==> flow/design.v <==
module def_freq_i2c
    #(parameter FPGA_CLK = 50_000_000,          
      parameter I2C_CLK  = 100_000,             
      parameter NUM_CYC  = FPGA_CLK / I2C_CLK,  
      parameter CNT_SZ   = $clog2(NUM_CYC))     
    (CLK, RST_n, I_SCL, I_RS_IO_SCL, I_FL_IO_SCL,
     O_MDL_LW_IO_SCL, O_MDL_HG_IO_SCL);
    input wire CLK;          
    input wire RST_n;        
    input wire I_SCL;        
    input wire I_RS_IO_SCL;  
    input wire I_FL_IO_SCL;  
    output reg O_MDL_LW_IO_SCL;  
    output reg O_MDL_HG_IO_SCL;  
    reg [CNT_SZ-1:0] cnt;     
    reg [CNT_SZ-1:0] sv_cnt;  
    wire             en_str;  
    assign en_str = cnt == (sv_cnt >> 1'b1) & (cnt > 1'b0);
    always @(posedge CLK or negedge RST_n) begin
        if (!RST_n)
            begin
                cnt <= {CNT_SZ{1'b0}};
                sv_cnt <= {CNT_SZ{1'b0}};
                O_MDL_LW_IO_SCL <= 1'b0;
                O_MDL_HG_IO_SCL <= 1'b0;
            end
        else
            begin
                cnt <= I_FL_IO_SCL || I_RS_IO_SCL ? {CNT_SZ{1'b0}} : cnt + 1'b1;
                sv_cnt <= I_FL_IO_SCL ? cnt : sv_cnt;
                O_MDL_LW_IO_SCL <= !I_SCL & en_str ? 1'b1 : 1'b0;
                O_MDL_HG_IO_SCL <= I_SCL & en_str ? 1'b1 : 1'b0;
            end
    end
endmodule
module slv_i2c_fsm
    #(parameter DATA_SZ = 8)  
    (CLK, RST_n, I_SCL, I_SDA, I_RS_IO_SCL, I_FL_IO_SCL, I_RS_IO_SDA, I_FL_IO_SDA, I_ACK, I_MDL_LW_IO_SCL, I_DATA_WR,
     O_ADDR_SLV, O_RW, O_ADDR_REG, O_DATA_RD,  O_SDA, O_BUSY, O_CH_CNCT, O_DATA_VL);
    localparam CNT_BIT_DATA_SZ = $clog2(DATA_SZ) + 1;  
    localparam ST_SZ     = 9;  
    (* syn_encoding = "one-hot" *) reg [ST_SZ-1:0] st;  
    localparam IDLE      = 0;  
    localparam START     = 1;  
    localparam COMM_MSTR = 2;  
    localparam ACK_COMM  = 3;  
    localparam ADDR_REG  = 4;  
    localparam ACK_DATA  = 5;  
    localparam WR        = 6;  
    localparam RD        = 7;  
    localparam MSTR_ACK  = 8;  
    input wire               CLK;              
    input wire               RST_n;            
    input wire               I_SCL;            
    input wire               I_SDA;            
    input wire               I_RS_IO_SCL;      
    input wire               I_FL_IO_SCL;      
    input wire               I_RS_IO_SDA;      
    input wire               I_FL_IO_SDA;      
    input wire               I_ACK;            
    input wire               I_MDL_LW_IO_SCL;  
    input wire [DATA_SZ-1:0] I_DATA_WR;        
    output reg [DATA_SZ-2:0] O_ADDR_SLV;  
    output reg               O_RW;        
    output reg [DATA_SZ-1:0] O_ADDR_REG;  
    output reg [DATA_SZ-1:0] O_DATA_RD;   
    output reg               O_SDA;       
    output reg               O_BUSY;      
    output reg               O_CH_CNCT;   
    output reg               O_DATA_VL;   
    reg [ST_SZ-1:0]           nx_st;            
    reg [DATA_SZ-2:0]         nx_o_addr_slv;    
    reg                       nx_o_rw;          
    reg [DATA_SZ-1:0]         nx_o_addr_reg;    
    reg [DATA_SZ-1:0]         nx_o_data_rd;     
    reg                       nx_o_sda;         
    reg                       nx_o_busy;        
    reg                       nx_o_ch_cnct;     
    reg                       nx_o_data_vl;     
    reg [DATA_SZ-1:0]         buff_rd;          
    reg [DATA_SZ-1:0]         nx_buff_rd;       
    reg [DATA_SZ-1:0]         buff_wr;          
    reg [DATA_SZ-1:0]         nx_buff_wr;       
    reg [CNT_BIT_DATA_SZ-1:0] cnt_bit_data;     
    reg [CNT_BIT_DATA_SZ-1:0] nx_cnt_bit_data;  
    reg [DATA_SZ-1:0]         comm_slv;         
    reg [DATA_SZ-1:0]         nx_comm_slv;      
    reg [DATA_SZ-1:0]         pr_comm_slv;
    reg [DATA_SZ-1:0]         nx_pr_comm_slv;
    reg [DATA_SZ-1:0]         pr_addr_reg;
    reg [DATA_SZ-1:0]         nx_pr_addr_reg;
    reg [DATA_SZ-1:0]         addr_reg_offset;
    reg [DATA_SZ-1:0]         nx_addr_reg_offset;
    reg                       ack_from_slave;
    reg                       nx_ack_from_slave;
    reg                       go;
    reg                       nx_go;
    always @(*) begin
        nx_st = st;
        nx_o_addr_slv = O_ADDR_SLV;
        nx_o_rw = O_RW;
        nx_o_addr_reg = O_ADDR_REG;
        nx_o_data_rd = O_DATA_RD;
        nx_o_sda = O_SDA;
        nx_o_busy = O_BUSY;
        nx_o_ch_cnct = O_CH_CNCT;
        nx_o_data_vl = O_DATA_VL;
        nx_buff_rd = buff_rd;
        nx_buff_wr = buff_wr;
        nx_cnt_bit_data = cnt_bit_data;
        nx_comm_slv = comm_slv;
        nx_pr_comm_slv = pr_comm_slv;
        nx_pr_addr_reg = pr_addr_reg;
        nx_addr_reg_offset = addr_reg_offset;
        nx_ack_from_slave = ack_from_slave;
        nx_go = go;
        case (st)
            IDLE     :  begin
                            if (I_FL_IO_SDA & I_SCL)
                                begin
                                    nx_o_busy = 1'b1;
                                    nx_st = START;
                                end
                        end
            START    :  begin
                            if (I_RS_IO_SCL)
                                begin
                                    nx_cnt_bit_data = DATA_SZ - 1'b1;
                                    nx_buff_rd = {buff_rd[DATA_SZ-2:0], I_SDA};
                                    nx_st = COMM_MSTR;
                                end
                        end
            COMM_MSTR : begin
                            if (I_RS_IO_SCL)
                                begin
                                    nx_buff_rd = {buff_rd[DATA_SZ-2:0], I_SDA};
                                    nx_cnt_bit_data = cnt_bit_data - 1'b1;
                                end
                            if (&(!cnt_bit_data))
                                begin
                                    nx_comm_slv = buff_rd;
                                    nx_o_rw = buff_rd[0];
                                    nx_o_ch_cnct = 1'b1;
                                    nx_o_addr_slv = buff_rd[DATA_SZ-1:1];
                                    if ({pr_comm_slv[DATA_SZ-1:1], 1'b1} == buff_rd)
                                        begin
                                            nx_o_addr_reg = pr_addr_reg;
                                            nx_o_data_vl = 1'b1;
                                        end
                                    if (I_MDL_LW_IO_SCL)
                                        begin
                                            nx_cnt_bit_data = DATA_SZ - 1'b1;
                                            nx_o_sda = I_ACK;
                                            nx_ack_from_slave = I_ACK;
                                            nx_go = 1'b1;
                                            nx_o_ch_cnct = 1'b0;
                                            nx_o_data_vl = 1'b0;
                                            nx_st = ACK_COMM;
                                        end
                                end
                        end
            ACK_COMM :  begin
                            if (I_MDL_LW_IO_SCL)
                                begin
                                    nx_go = 1'b0;
                                    if (comm_slv[0])
                                        begin
                                            nx_buff_wr = {I_DATA_WR[DATA_SZ-2:0], 1'b0};
                                            nx_o_sda = I_DATA_WR[DATA_SZ-1];
                                            nx_st = WR;
                                        end
                                    else nx_o_sda = 1'b1;
                                end
                            if (I_RS_IO_SDA & I_SCL)
                                begin
                                    nx_o_busy = 1'b0;
                                    nx_st = IDLE;
                                end
                            if (I_FL_IO_SCL & !go)
                                begin
                                    nx_buff_rd = {buff_rd[DATA_SZ-2:0], I_SDA};
                                    nx_st = ADDR_REG;
                                end
                        end
            ADDR_REG :  begin
                            if (I_RS_IO_SCL)
                                begin
                                    nx_buff_rd = {buff_rd[DATA_SZ-2:0], I_SDA};
                                    nx_cnt_bit_data = cnt_bit_data - 1'b1;
                                end
                            if (&(!cnt_bit_data))
                                begin
                                    nx_o_addr_reg = buff_rd;
                                    nx_addr_reg_offset = {DATA_SZ{1'b0}};
                                    if (I_MDL_LW_IO_SCL)
                                        begin
                                            nx_cnt_bit_data = DATA_SZ - 1'b1;
                                            nx_o_sda = ack_from_slave;
                                            nx_go = 1'b1;
                                            nx_st = ACK_DATA;
                                        end
                                end
                        end
            ACK_DATA :  begin
                            if (I_MDL_LW_IO_SCL)
                                begin
                                    nx_go = 1'b0;
                                    nx_o_sda = 1'b1;
                                end
                            if (I_RS_IO_SDA & I_SCL)
                                begin
                                    nx_o_busy = 1'b0;
                                    nx_pr_addr_reg = O_ADDR_REG;
                                    nx_pr_comm_slv = comm_slv;
                                    nx_st = IDLE;
                                end
                            if (I_FL_IO_SCL & !go)
                                begin
                                    if (comm_slv[0])
                                        begin
                                            nx_buff_wr = {I_DATA_WR[DATA_SZ-2:0], 1'b0};
                                            nx_o_sda = I_DATA_WR[DATA_SZ-1];
                                            nx_st = WR;
                                        end
                                    else
                                        begin
                                            nx_buff_rd = {buff_rd[DATA_SZ-2:0], I_SDA};
                                            nx_st = RD;
                                        end
                                end
                        end
            RD       :  begin
                            if (I_RS_IO_SCL)
                                begin
                                    nx_buff_rd = {buff_rd[DATA_SZ-2:0], I_SDA};
                                    nx_cnt_bit_data = cnt_bit_data - 1'b1;
                                end
                            if (&(!cnt_bit_data))
                                begin
                                    nx_o_addr_reg = &(!addr_reg_offset) ? O_ADDR_REG : addr_reg_offset;
                                    nx_o_data_rd = buff_rd;
                                    nx_o_data_vl = 1'b1;
                                    if (I_MDL_LW_IO_SCL)
                                        begin
                                            nx_cnt_bit_data = DATA_SZ - 1'b1;
                                            nx_o_sda = ack_from_slave;
                                            nx_go = 1'b1;
                                            nx_o_data_vl = 1'b0;
                                            nx_addr_reg_offset = O_ADDR_REG + 1'b1;
                                            nx_st = ACK_DATA;
                                        end
                                end
                        end
            WR       :  begin
                            if (I_MDL_LW_IO_SCL)
                                begin
                                    nx_o_sda = buff_wr[DATA_SZ-1];
                                    nx_buff_wr = {buff_wr[DATA_SZ-2:0], 1'b0};
                                    nx_cnt_bit_data = cnt_bit_data - 1'b1;
                                end
                            if (&(!cnt_bit_data))
                                begin
                                    if (I_MDL_LW_IO_SCL)
                                        begin
                                            nx_cnt_bit_data = DATA_SZ - 1'b1;
                                            nx_o_sda = 1'b1;
                                            nx_st = MSTR_ACK;
                                        end
                                end
                        end
            MSTR_ACK :  begin
                            if (I_RS_IO_SCL)
                                begin
                                    if (I_SDA)
                                        begin
                                            nx_o_busy = 1'b0;
                                            nx_st = IDLE;
                                        end
                                    else
                                        begin
                                            nx_o_addr_reg = O_ADDR_REG + 1'b1;
                                            nx_o_data_vl = 1'b1;
                                        end
                                end
                            if (I_MDL_LW_IO_SCL)
                                begin
                                    nx_buff_wr = {I_DATA_WR[DATA_SZ-2:0], 1'b0};
                                    nx_o_sda = I_DATA_WR[DATA_SZ-1];
                                    nx_o_data_vl = 1'b0;
                                    nx_st = WR;
                                end
                        end
            default  :  begin
                            nx_st = IDLE;
                            nx_o_sda = 1'b1;
                            nx_o_busy = 1'b0;
                            nx_o_data_vl = 1'b0;
                            pr_comm_slv = {DATA_SZ{1'b0}};
                            nx_ack_from_slave = 1'b1;
                            nx_addr_reg_offset = {DATA_SZ{1'b0}};
                        end
        endcase
    end
    always @(posedge CLK or negedge RST_n) begin
        if (!RST_n)
            begin
                st              <= IDLE;
                O_ADDR_SLV      <= {DATA_SZ-1{1'b0}};
                O_RW            <= 1'b0;
                O_ADDR_REG      <= {DATA_SZ{1'b0}};
                O_DATA_RD       <= {DATA_SZ{1'b0}};
                O_SDA           <= 1'b1;
                O_BUSY          <= 1'b0;
                O_CH_CNCT       <= 1'b0;
                O_DATA_VL       <= 1'b0;
                buff_rd         <= {DATA_SZ{1'b0}};
                buff_wr         <= {DATA_SZ{1'b0}};
                cnt_bit_data    <= {CNT_BIT_DATA_SZ{1'b0}};
                comm_slv        <= {DATA_SZ{1'b0}};
                pr_comm_slv     <= {DATA_SZ{1'b0}};
                pr_addr_reg     <= {DATA_SZ{1'b0}};
                addr_reg_offset <= {DATA_SZ{1'b0}};
                ack_from_slave  <= 1'b1;
                go              <= 1'b0;
            end
        else
            begin
                st              <= nx_st;
                O_ADDR_SLV      <= nx_o_addr_slv;
                O_RW            <= nx_o_rw;
                O_ADDR_REG      <= nx_o_addr_reg;
                O_DATA_RD       <= nx_o_data_rd;
                O_SDA           <= nx_o_sda;
                O_BUSY          <= nx_o_busy;
                O_CH_CNCT       <= nx_o_ch_cnct;
                O_DATA_VL       <= nx_o_data_vl;
                buff_rd         <= nx_buff_rd;
                buff_wr         <= nx_buff_wr;
                cnt_bit_data    <= nx_cnt_bit_data;
                comm_slv        <= nx_comm_slv;
                pr_comm_slv     <= nx_pr_comm_slv;
                pr_addr_reg     <= nx_pr_addr_reg;
                addr_reg_offset <= nx_addr_reg_offset;
                ack_from_slave  <= nx_ack_from_slave;
                go              <= nx_go;
            end
    end
endmodule
module top_slv_i2c
    #(parameter FPGA_CLK = 50_000_000,  
      parameter I2C_CLK  = 100_000,     
      parameter DATA_SZ  = 8)           
    (CLK, RST_n, I_ACK, I_SCL, I_DATA_WR,
     O_ADDR_SLV, O_RW, O_ADDR_REG, O_DATA_RD, O_BUSY, O_CH_CNCT, O_DATA_VL,
     IO_SDA);
    input wire               CLK;        
    input wire               RST_n;      
    input wire               I_SCL;      
    input wire               I_ACK;      
    input wire [DATA_SZ-1:0] I_DATA_WR;  
    output wire [DATA_SZ-2:0] O_ADDR_SLV;  
    output wire               O_RW;        
    output wire [DATA_SZ-1:0] O_ADDR_REG;  
    output wire [DATA_SZ-1:0] O_DATA_RD;   
    output wire               O_BUSY;      
    output wire               O_CH_CNCT;   
    output wire               O_DATA_VL;   
    inout wire                IO_SDA;      
    wire mdl_lw_io_scl;  
    wire mdl_hg_io_scl;
    wire sda;
    wire sda_out;
    reg  cr_sda;
    reg  pr_sda;
    wire rs_sda;
    wire fl_sda;
    reg  cr_scl;
    reg  pr_scl;
    wire rs_scl;
    wire fl_scl;
    assign sda    = IO_SDA;
    assign IO_SDA = sda_out ? 1'bz : 1'b0;
    assign rs_sda = cr_sda & !pr_sda;
    assign fl_sda = !cr_sda & pr_sda;
    assign rs_scl = cr_scl & !pr_scl;
    assign fl_scl = !cr_scl & pr_scl;
    always @(posedge CLK or negedge RST_n) begin
        if (!RST_n)
            begin
                cr_scl <= 1'b0;
                pr_scl <= 1'b0;
                cr_sda <= 1'b0;
                pr_sda <= 1'b0;
            end
        else
            begin
                cr_scl <= I_SCL;
                pr_scl <= cr_scl;
                cr_sda <= sda;
                pr_sda <= cr_sda;
            end
    end
    def_freq_i2c
         #(
         .FPGA_CLK(FPGA_CLK),
         .I2C_CLK(I2C_CLK)
        )
    def_freq_i2c
		  (
         .CLK(CLK),
         .RST_n(RST_n),
         .I_SCL(I_SCL),
         .I_RS_IO_SCL(rs_scl),
         .I_FL_IO_SCL(fl_scl),
         .O_MDL_LW_IO_SCL(mdl_lw_io_scl),
         .O_MDL_HG_IO_SCL(mdl_hg_io_scl)
        );
    slv_i2c_fsm
        #(.DATA_SZ(DATA_SZ))
    slv_i2c_fsm
        (
         .CLK(CLK),
         .RST_n(RST_n),
         .I_SCL(I_SCL),
         .I_SDA(sda),
         .I_RS_IO_SCL(rs_scl),
         .I_FL_IO_SCL(fl_scl),
         .I_RS_IO_SDA(rs_sda),
         .I_FL_IO_SDA(fl_sda),
         .I_ACK(I_ACK),
         .I_MDL_LW_IO_SCL(mdl_lw_io_scl),
         .I_DATA_WR(I_DATA_WR),
         .O_ADDR_SLV(O_ADDR_SLV),
         .O_RW(O_RW),
         .O_ADDR_REG(O_ADDR_REG),
         .O_DATA_RD(O_DATA_RD),
         .O_SDA(sda_out),
         .O_BUSY(O_BUSY),
         .O_CH_CNCT(O_CH_CNCT),
         .O_DATA_VL(O_DATA_VL)
        );
endmodule
# Tool chain data of top_slv_i2c
# Tool output for the design above, in the order of the flow.
# Line numbers count from 1 in the design file above.
# Operators carry their Yosys type and port widths (W data, S select, Z words).
# Cell names lack the library's common part.
# The mark -- stands for no value.
[design]
top_module = "top_slv_i2c"
clk_port = "CLK"
cell_library = "sky130hd"
lib_corner = "tt_025C_1v80"

# After elaboration
# Yosys after proc, flatten, opt, wreduce and memory -nomap, before mapping. Memory bits, and registers merged into a memory's read port (data or address), are not among the register bits. Print and check cells are not counted.
[word_totals]
output_inout_bits = 28
wordCells = 209
reg_bits = 99
input_bits = 12
[op_classes]
n_cmp = 1
reduce_and_logical = 38
bitwise = 14
eq_ne = 43
add_sub_neg = 3
mux = 86
[ops]
columns = ["cell", "count"]
rows = [
  ["$mux W9", 18],
  ["$mux W8", 19],
  ["$pmux W9 S8", 1],
  ["$pmux W8 S4", 2],
  ["$pmux W8 S3", 2],
  ["$eq A9 B3 Y1 const B", 4],
  ["$mux W1", 31],
  ["$ne A2 B1 Y1 const B", 15],
  ["$mux W4", 7],
  ["$ne A2 B2 Y1 const B", 11],
  ["$eq A9 B2 Y1 const B", 2],
  ["$reduce_and A5 Y1", 3],
  ["$reduce_and A13 Y1", 1],
  ["$pmux W4 S3", 1],
  ["$reduce_bool A5 Y1", 2],
  ["$and A1 B1 Y1", 9],
  ["$ne A3 B3 Y1 const B", 3],
  ["$add A9 B1 Y9 const B", 1],
  ["$gt A9 B1 Y1 const B", 1],
  ["$eq A9 B1 Y1 const B", 1],
  ["$eq A9 B4 Y1 const B", 1],
  ["$eq A9 B8 Y1", 1],
  ["$logic_not A9 Y1", 1],
  ["$eq A1 B8 Y1 const A", 1],
  ["$reduce_and A2 Y1", 4],
  ["$reduce_and A4 Y1", 2],
  ["$reduce_bool A4 Y1", 2],
  ["$add A8 B1 Y8 const B", 1],
]
# Not listed: further kinds 25, cells in them 38.

# Logic depth
# Longest topological path by Yosys (ltp), each cell counted once; first at word level (registers and memories cut), then after technology mapping (sequential cells cut; the memories' decode and read muxes count).
[logic_depth]
depth_word = 6
ABC_AREA = 0
mapped_depth = 7
depth_no_buf = 6

# Synthesis result
# Yosys stat after the flow's synthesis: flattened, memories mapped to cells. It holds for the ABC_AREA given above (unset counts as 0); a run with the other value may have another netlist.
[types]
columns = ["cell_type", "count", "type_area_um2"]
rows = [
  ["dfrtp_1", 42, 1.05E+03],
  ["buf_4", 19, 142.637],
  ["ha_1", 7, 87.584],
  ["mux2_2", 7, 78.826],
  ["o21ai_0", 15, 75.072],
  ["xor2_1", 7, 61.309],
  ["inv_1", 16, 60.058],
  ["nand2_1", 13, 48.797],
  ["nor2_1", 12, 45.043],
  ["xnor2_1", 5, 43.792],
  ["and2_1", 6, 37.536],
  ["a22o_1", 4, 35.034],
  ["nand3_1", 7, 35.034],
  ["o21ai_1", 7, 35.034],
  ["nand2b_1", 5, 31.28],
  ["o31ai_1", 4, 30.029],
  ["or3_1", 4, 25.024],
  ["a211oi_1", 3, 22.522],
]
# Other cell types: 30; their cells: 48.
[mapped]
stdcells = 231
ffs = 42
synth_area_um2 = 2284.7
seq_area_um2 = 1051.0
# The figures by module come from a second, unflattened synthesis with its own total; it is not the netlist above.
[hier_totals]
cells_unflattened = 474
area_unflattened_um2 = 4780.8
# Each row is one instance without its submodules.
[by_module]
columns = ["module", "n_inst", "area_um2", "cells"]
rows = [
  ["slv_i2c_fsm #(DATA_SZ=8)", 1, 3799.9, 387],
  ["def_freq_i2c", 1, 904.6, 81],
  ["top_slv_i2c", 1, 76.3, 6],
]

# Timing after synthesis
# Path of least setup slack by OpenSTA after synthesis, without wires, with an ideal clock, recovery checks aside; 20% of the period is set as input and as output delay. Where synthesis merged equal registers, the netlist keeps one of their names.
[synth_path]
path_type = "reg2reg"
from = "reg slv_i2c_fsm.cnt_bit_data[0]"
to = "reg slv_i2c_fsm.O_ADDR_REG[5]"
path_buffers = 1
setup_slack_ps = 392
driving_pins = 8
setup_time_ps = 131
path_delay_ps = 1968
t_required_ps = 2229
t_arrival_ps = 1837
period_ps = 2360
synth_period_reached_ps = 1968
# "path_delay_ps" = arrival - input delay + setup time.
# "driving_pins": output pins that drive a net of the path, with the launching flip-flop's if there is one; two outputs of one cell count as two.
# "synth_period_reached_ps" is the clock period less the worst setup slack; recovery checks do not enter. This is arithmetic on one report: input and output delays are still those of the set period (20% each).
# The rows between start and end are the longest chain of elaborated cells between them; the timing report does not say that the signal goes this way. Where chains are equally long, one stands for them.
# A line is the first line of the expression or statement that the cell stems from. Yosys adds cells for indexed reads and writes and turns some case tables into memories.
[synth_via]
path_cell_list = "dfrtp_1 > inv_1 > ha_1 > or3b_1 > buf_2 > a2111o_1 > o21ai_1 > o41ai_1"
elab_chain_cells = 3
cone_cells = 9
cone_classes = "eq/ne (3); mux (4); reduce/logical (2)"
[synth_lines]
columns = ["element", "line_no", "text"]
rows = [
  ["start, declared", 84, "reg [CNT_BIT_DATA_SZ-1:0] cnt_bit_data;"],
  ["start, assigned", 318, "cnt_bit_data    <= {CNT_BIT_DATA_SZ{1'b0}};"],
  ["start, assigned", 339, "cnt_bit_data    <= nx_cnt_bit_data;"],
  ["$logic_not A4 Y1", 238, "if (&(!cnt_bit_data))"],
  ["$mux W8", 238, ""],
  ["$pmux W8 S4", 117, "case (st)"],
  ["end, assigned", 310, "O_ADDR_REG      <= {DATA_SZ{1'b0}};"],
  ["end, assigned", 331, "O_ADDR_REG      <= nx_o_addr_reg;"],
  ["end, declared", 65, "output reg [DATA_SZ-1:0] O_ADDR_REG;"],
]

# Worst path after layout
# From the final timing report of record 1: the path of least setup slack in the routed layout; clock arrival at registers is part of the times.
# The report prints the path's times to 10 ps; the period is as set.
[layout_path]
path_type = "reg2reg"
from = "reg slv_i2c_fsm.cnt_bit_data[1]"
to = "reg slv_i2c_fsm.O_ADDR_REG[5]"
setup_slack_ps = -460
setup_time_ps = 120
path_buffers = 0
t_arrival_ps = 2040
driving_pins = 7
t_required_ps = 1580
period_ps = 1420
# The rows between start and end are the longest chain of elaborated cells between them; the timing report does not say that the signal goes this way. Where chains are equally long, one stands for them.
[layout_via]
path_cell_list = "dfrtp_1 > inv_2 > ha_4 > or3b_4 > a2111o_1 > o21ai_1 > o41ai_2"
elab_chain_cells = 3
cone_cells = 9
cone_classes = "eq/ne (3); mux (4); reduce/logical (2)"
[layout_lines]
columns = ["element", "line_no", "text"]
rows = [
  ["start, declared", 84, "reg [CNT_BIT_DATA_SZ-1:0] cnt_bit_data;"],
  ["start, assigned", 318, "cnt_bit_data    <= {CNT_BIT_DATA_SZ{1'b0}};"],
  ["start, assigned", 339, "cnt_bit_data    <= nx_cnt_bit_data;"],
  ["$logic_not A4 Y1", 238, "if (&(!cnt_bit_data))"],
  ["$mux W8", 238, ""],
  ["$pmux W8 S4", 117, "case (st)"],
  ["end, assigned", 310, "O_ADDR_REG      <= {DATA_SZ{1'b0}};"],
  ["end, assigned", 331, "O_ADDR_REG      <= nx_o_addr_reg;"],
  ["end, declared", 65, "output reg [DATA_SZ-1:0] O_ADDR_REG;"],
]

# top_slv_i2c through Yosys and OpenROAD on sky130hd: 2 stored runs, unordered, with their settings and measured results. The constraints put input and output delay at 20% of the set period each and load the outputs with 0.01 pF.
# "clock_period_reached_ps" = clock period - worst setup slack. The figure is calculated, with input and output delays left at 20% of the set period.
# By "worstPathTime_ps" is meant the share of the clock period that the worst setup path is allowed (20% is reserved at inputs, 20% at outputs), minus its slack. Clock arrival times at its registers enter into it.
# "fin_power_mw" is the tool's figure for a default switching activity; nothing was simulated.
# "worstPathTime_ps" is given in steps of 10 ps.

[[run]]
name = "record 1"
[run.settings]
period_ns = 1.42
CORE_UTILIZATION = 24
SETUP_SLACK_MARGIN = -0.02
CORE_ASPECT_RATIO = 1.33
CORE_MARGIN = 4
CELL_PAD_IN_SITES_DETAIL_PLACEMENT = 0
ABC_AREA = 0
SLEW_MARGIN = 25
CAP_MARGIN = 20
[run.results]
die_footprint_um2 = 11160.2
clock_period_reached_ps = 1883
synthesis_area_um2 = 2284.7
fin_power_mw = 2.941
worstPathTime_ps = 1880
worst_setup_path_type = "reg2reg"
tns_ps = -4509
finalUtil_pct = 35.1
ws_setup_ps = -463
finalCellArea_um2 = 3215.6

[[run]]
name = "record 2"
[run.settings]
period_ns = 2.1
SETUP_SLACK_MARGIN = 0.24
CAP_MARGIN = 20
CORE_MARGIN = 2
CORE_UTILIZATION = 40
SLEW_MARGIN = 20
[run.results]
die_footprint_um2 = 6332.2
clock_period_reached_ps = 1845
synthesis_area_um2 = 2284.7
fin_power_mw = 1.667
worstPathTime_ps = 1850
worst_setup_path_type = "reg2reg"
tns_ps = 0
finalUtil_pct = 47.4
ws_setup_ps = 255
finalCellArea_um2 = 2612.5
